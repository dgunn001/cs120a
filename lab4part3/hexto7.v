==> flow/design.v <==
`timescale 1ns / 1ps
module bcd_to_7led_bh(
    input wire sw0,
    input wire sw1,
    input wire sw2,
    input wire sw3,
    output reg a,
    output reg b,
    output reg c,
    output reg d,
    output reg e,
    output reg f,
    output reg g, 
	output reg dp
    );
wire [3:0] bundle ;
assign bundle = {sw3,sw2,sw1,sw0 } ;
always @(*) begin
a = 1'b1;
b = 1'b1;
c = 1'b1;
d = 1'b1;
e = 1'b1;
f = 1'b1;
g = 1'b1;
dp = 1'b1;
case ( bundle )
	4'b0000 : begin  
	a = 1'b0 ;
	b = 1'b0 ;
	c = 1'b0 ;
	d = 1'b0 ;
	e = 1'b0 ;
	f = 1'b0 ;
	g = 1'b1;
	end
		4'b0001 : begin  
	a = 1'b1 ;
	b = 1'b0 ;
	c = 1'b0 ;
	d = 1'b1 ;
	e = 1'b1 ;
	f = 1'b1 ;
	g = 1'b1;
	end
		4'b0010 : begin  
	a = 1'b0 ;
	b = 1'b0 ;
	c = 1'b1 ;
	d = 1'b0 ;
	e = 1'b0 ;
	f = 1'b1 ;
	g = 1'b0;
	end
		4'b0011 : begin  
	a = 1'b0 ;
	b = 1'b0 ;
	c = 1'b0 ;
	d = 1'b0 ;
	e = 1'b1 ;
	f = 1'b1 ;
	g = 1'b0;
	end
		4'b0100 : begin  
	a = 1'b1 ;
	b = 1'b0 ;
	c = 1'b0 ;
	d = 1'b1 ;
	e = 1'b1 ;
	f = 1'b0 ;
	g = 1'b0;
	end
		4'b0101 : begin  
	a = 1'b0 ;
	b = 1'b1 ;
	c = 1'b0 ;
	d = 1'b0 ;
	e = 1'b1 ;
	f = 1'b0 ;
	g = 1'b0;
	end
		4'b0110 : begin  
	a = 1'b0 ;
	b = 1'b1 ;
	c = 1'b0 ;
	d = 1'b0 ;
	e = 1'b0 ;
	f = 1'b0 ;
	g = 1'b0;
	end
		4'b0111 : begin  
	a = 1'b0 ;
	b = 1'b0 ;
	c = 1'b0 ;
	d = 1'b1 ;
	e = 1'b1 ;
	f = 1'b1 ;
	g = 1'b1;
	end
		4'b1000 : begin  
	a = 1'b0 ;
	b = 1'b0 ;
	c = 1'b0 ;
	d = 1'b0 ;
	e = 1'b0 ;
	f = 1'b0 ;
	g = 1'b0;
	end
	4'b1001 : begin  
	a = 1'b0 ;
	b = 1'b0 ;
	c = 1'b0 ;
	d = 1'b0 ;
	e = 1'b1 ;
	f = 1'b0 ;
	g = 1'b0;
	end
	4'b1010 : begin
	a = 1'b0 ;
	b = 1'b0 ;
	c = 1'b0 ;
	d = 1'b1 ;
	e = 1'b0 ;
	f = 1'b0 ;
	g = 1'b0;
	end
	4'b1011 : begin  
	a = 1'b1 ;
	b = 1'b1 ;
	c = 1'b0 ;
	d = 1'b0 ;
	e = 1'b0 ;
	f = 1'b0 ;
	g = 1'b0;
	end
	4'b1100 : begin  
	a = 1'b0 ;
	b = 1'b1 ;
	c = 1'b1 ;
	d = 1'b0 ;
	e = 1'b0 ;
	f = 1'b0 ;
	g = 1'b1;
	end
	4'b1101 : begin  
	a = 1'b1 ;
	b = 1'b0 ;
	c = 1'b0 ;
	d = 1'b0 ;
	e = 1'b0 ;
	f = 1'b1 ;
	g = 1'b0;
	end
	4'b1110 : begin  
	a = 1'b0 ;
	b = 1'b1 ;
	c = 1'b1 ;
	d = 1'b0 ;
	e = 1'b0 ;
	f = 1'b0 ;
	g = 1'b0;
	end
	4'b1111 : begin  
	a = 1'b0 ;
	b = 1'b1 ;
	c = 1'b1 ;
	d = 1'b1 ;
	e = 1'b0 ;
	f = 1'b0 ;
	g = 1'b0;
	end		
	endcase
end
endmodule
module dispmux_main_bh(
input clk,
input sw0,  
input sw1,  
input sw2,  
input sw3,  
output [3:0] an ,  
output [7:0] sseg  
 );
 wire [7:0] in0; wire [7:0] in1; wire [7:0] in2; wire [7:0] in3; 
bcd_to_7led_bh c1(sw0, sw1, sw2, sw3,
in0[0],in0[1],in0[2],in0[3], in0[4],in0[5],in0[6],in0[7] ); 
bcd_to_7led_bh c2(sw0, sw1, sw2, sw3,
in1[0],in1[1],in1[2],in1[3], in1[4],in1[5],in1[6],in1[7]);
bcd_to_7led_bh c3(sw0, sw1, sw2, sw3,
in2[0],in2[1],in2[2],in2[3], in2[4],in2[5],in2[6],in2[7]);
bcd_to_7led_bh c4(sw0, sw1, sw2, sw3,
in3[0],in3[1],in3[2],in3[3], in3[4],in3[5],in3[6],in3[7]);
disp_mux_bh c5(
 .clk (clk) ,
 .in0 (in0) ,
 .in1 (in1) ,
 .in2 (in2) ,
 .in3 (in3) ,
 .an (an) ,
 .sseg (sseg ) ) ;
endmodule
module disp_mux_bh(
input clk ,
input wire [7:0] in0 ,
input wire [7:0] in1 ,
input wire [7:0] in2 ,
input wire [7:0] in3 ,
output reg [3:0] an ,
output reg [7:0] sseg
);
reg [16:0] r_qreg ;
reg [16:0] c_next ;
always @(*) begin
case (r_qreg[1:0])
2'b00 : sseg = in0 ;
2'b01 : sseg = in1 ;
2'b10 : sseg = in2 ;
2'b11 : sseg = in3 ;
endcase
end
always @(*) begin
case (r_qreg[1:0])
2'b00 : an = ~(4'b0001) ;
2'b01 : an = ~(4'b0010) ;
2'b10 : an = ~(4'b0100) ;
2'b11 : an = ~(4'b1000) ;
endcase
end
always @(*) begin
c_next = r_qreg + 'd1;
end
always @(posedge clk) begin
r_qreg <= c_next ;
end
endmodule
Step by step through the tools: dispmux_main_bh
What the tools print for dispmux_main_bh, step after step.
Lines are those of the file above, counted from 1.
Operators: Yosys type, input widths -> output width; for muxes data width and select width s.
Cell names lack the library's common part.
The mark - stands for no value.
- top module: dispmux_main_bh
- clock port: clk
- cell library: sky130hd
- corner: tt_025C_1v80

Elaborated design
Source: Yosys, flattened and elaborated, memories not mapped. Widths are those after wreduce; folded enables and synchronous resets count as part of the registers. Registers that Yosys merges into a memory's read port (data or address) are not register bits. Print and check cells do not count.
Yosys's memory passes give these memory sizes; they may raise the number of words (mostly to a power of two), join words into wider ones and drop unused or constant bits.
- add/subtract/negate cells: 1
- multiply operators at 0
- divide/modulo/power cells: 0
- magnitude comparators: 0
- noted equality and inequality tests: 3
- noted shifts and indexed selects: 0
- mux-type cells: 2
- bitwise operators at 0
- reductions and logical operators at 1
- operator list (kind ; number):
    $pmux 8 s4 ; 1
    $add 17x1->17 const B ; 1
    $pmux 4 s4 ; 1
    $eq 2x2->1 const B ; 2
    $eq 2x1->1 const B ; 1
    $logic_not 2->1 ; 1
- bits in registers at 17
- latch bits: 0
- memory bits (writable) at 0
- bits in read-only memories: 448
- word width x clocked read ports: 0
- noted memories kept: 4
- noted output and inout port bits: 12
- cells after elaboration: 12
- memories (name ; words ; width ; rd ports ; wr ports ; RTL line ; source):
    (no name shown) ; 16 ; 7 ; 1 ; 0 ; 27 ; case ( bundle )
    (no name shown) ; 16 ; 7 ; 1 ; 0 ; 27 ;
    (no name shown) ; 16 ; 7 ; 1 ; 0 ; 27 ;
    (no name shown) ; 16 ; 7 ; 1 ; 0 ; 27 ;

Logic depth
Longest topological path by Yosys (ltp), each cell counted once; first at word level (registers and memories cut), then after technology mapping (sequential cells cut; the memories' decode and read muxes count).
- depth after elaboration: 2
- ABC_AREA at 0
- mapped depth at 6
- mapped depth without buffers: 5

After synthesis
Source: synth_stat.txt of the flow (Yosys; design flattened, memories mapped). It holds for the ABC_AREA given above (unset counts as 0); a run with the other value may have another netlist.
Totals and module areas in this step are rounded.
- cell count at 54
- synthesis area: 445 um^2
- noted area of sequential cells: 40.0 um^2
- noted mapped flip-flops: 2
- buffers: 10
- cell types (cell type ; number):
    ha_1 ; 11
    buf_4 ; 8
    dfxtp_1 ; 2
    inv_1 ; 10
    mux2i_1 ; 3
    mux4_2 ; 1
    buf_6 ; 1
    mux2_2 ; 1
    nor2_1 ; 3
    a32o_1 ; 1
    a22o_1 ; 1
    nand2_1 ; 2
    nand3b_1 ; 1
    o211ai_1 ; 1
    and2_1 ; 1
    nand2b_1 ; 1
    o22ai_1 ; 1
    a21oi_1 ; 1
Other cell types: 4; their cells: 4.
The figures by module come from a second, unflattened synthesis with its own total; it is not the netlist above.
- cell total of the unflattened synthesis: 175
- area (unflattened synthesis): 1460 um^2
Each row is one instance without its submodules.
- modules (module ; times used ; cells ; area (um^2)):
    bcd_to_7led_bh ; 4 ; 34 ; 287
    disp_mux_bh ; 1 ; 39 ; 310
    dispmux_main_bh ; 1 ; 0 ; 0.0

Worst setup path after synthesis
Source: OpenSTA report_checks on the synthesized netlist (no wires, ideal clock, input and output delay 20% of the period each), path of least setup slack; recovery checks are left aside. Register names are those of the netlist, which keeps one name where synthesis merged equal registers.
- kind: in2out
- from: input sw1
- to: output sseg[3]
- clock period at 1.47 ns
- output delay: 0.294 ns
- time at the first pin: 0.294 ns
- data arrival time at 1.245 ns
- setup slack at -0.069 ns
- noted delay of the path: 0.951 ns
- stages on the path at 5
- buffers on the path: 1
- synthesis period reached at 1.539 ns
"delay of the path" is the arrival time less input delay plus setup time.
At an output port there is no setup time.
"stages on the path": output pins that drive a net of the path, with the launching flip-flop's if there is one; two outputs of one cell count as two.
"synthesis period reached" is the clock period less the worst setup slack; recovery checks do not enter. This is arithmetic on one report: input and output delays are still those of the set period (20% each).
Between the ends stands the longest chain of elaborated cells between them, by number of cells; it is not shown to be the way that was timed. Of several equally long chains one is given.
Each line given opens the expression or statement behind the cell; cells for indexed reads and writes are added by Yosys, which also makes memories of some case tables.
A memory read counts as a cell of the chain, while the word-level depth stops at memories.
- cells stage by stage: inv_1 > ha_1 > inv_1 > mux4_2 > buf_4
- cells in the longest elaborated chain: 2
- noted elaborated cells between the ends (all ways): 5
- classes of those cells: 1 x mux; 4 x memory
- RTL lines, path after synthesis (what ; RTL line ; source):
    start, declared ; 178 ; input sw1,
    $mem_v2 16x7 ; 27 ; case ( bundle )
    $pmux 8 s4 ; 214 ; case (r_qreg[1:0])
    end, declared ; 182 ; output [7:0] sseg

Worst path after layout
From the final timing report of entry A: the path of least setup slack in the routed layout; clock arrival at registers is part of the times.
- kind: in2out
- from: input sw0
- to: output sseg[3]
- clock period at 1.15 ns
- output delay: 0.23 ns
- time at the first pin: 0.23 ns
- data arrival time at 1.34 ns
- setup slack at -0.42 ns
- stages on the path at 7
- buffers on the path: 3
Between the ends stands the longest chain of elaborated cells between them, by number of cells; it is not shown to be the way that was timed. Of several equally long chains one is given.
A memory read counts as a cell of the chain, while the word-level depth stops at memories.
- cells stage by stage: buf_6 > buf_12 > inv_12 > ha_4 > inv_2 > mux4_2 > buf_6
- cells in the longest elaborated chain: 2
- noted elaborated cells between the ends (all ways): 5
- classes of those cells: 1 x mux; 4 x memory
- RTL lines, path post-layout (what ; RTL line ; source):
    start, declared ; 177 ; input sw0,
    $mem_v2 16x7 ; 27 ; case ( bundle )
    $pmux 8 s4 ; 214 ; case (r_qreg[1:0])
    end, declared ; 182 ; output [7:0] sseg

Wiki page: dispmux_main_bh / flow data

Stored flow runs of dispmux_main_bh (2 of them; Yosys, OpenROAD, sky130hd). They differ in their settings and are not a sequence. Constraints: input delay and output delay 20% of the set period each, output load 0.01 pF.
"clock period reached" is the run's clock period less its worst setup slack. It is reckoned from that one timing run; input and output delays stay at 20% of the period that was set.
"critical path time" is the time allowed to the run's worst setup path (the clock period less input and output delay, where it has them) less its slack. Clock arrival times count: a late capture clock shortens it, a late launch clock lengthens it.
Results are given in rounded form.

Entry A
Settings were period_ns = 1.15; CORE_UTILIZATION = 19; SETUP_SLACK_MARGIN = 0.17; PLACE_DENSITY_LB_ADDON = 0.28; CELL_PAD_IN_SITES_DETAIL_PLACEMENT = 0; CTS_CLUSTER_DIAMETER = 249; MAX_ROUTING_LAYER = met5; CAP_MARGIN = 20; CORE_MARGIN = 2; SLEW_MARGIN = 20
- noted the standard-cell area after layout: 911 um^2
- noted the final utilization: 41.2%
- Yosys chip area after synthesis at 445 um^2
- setup slack of the worst path: -0.417 ns
- die footprint: 2750 um^2
- noted the final worst hold slack: 0.543 ns
- clock period reached: 1.567 ns
- noted the critical path time: 1.11 ns
- critical path type: in2out

Entry B
Settings were period_ns = 1.58; CORE_UTILIZATION = 67; PLACE_DENSITY_LB_ADDON = 0.17; CELL_PAD_IN_SITES_GLOBAL_PLACEMENT = 3; CELL_PAD_IN_SITES_DETAIL_PLACEMENT = 0; CTS_CLUSTER_SIZE = 67; CTS_CLUSTER_DIAMETER = 90; CAP_MARGIN = 0; SLEW_MARGIN = 10; CORE_MARGIN = 2
- unfinished; error PDN-0185 in floorplanning
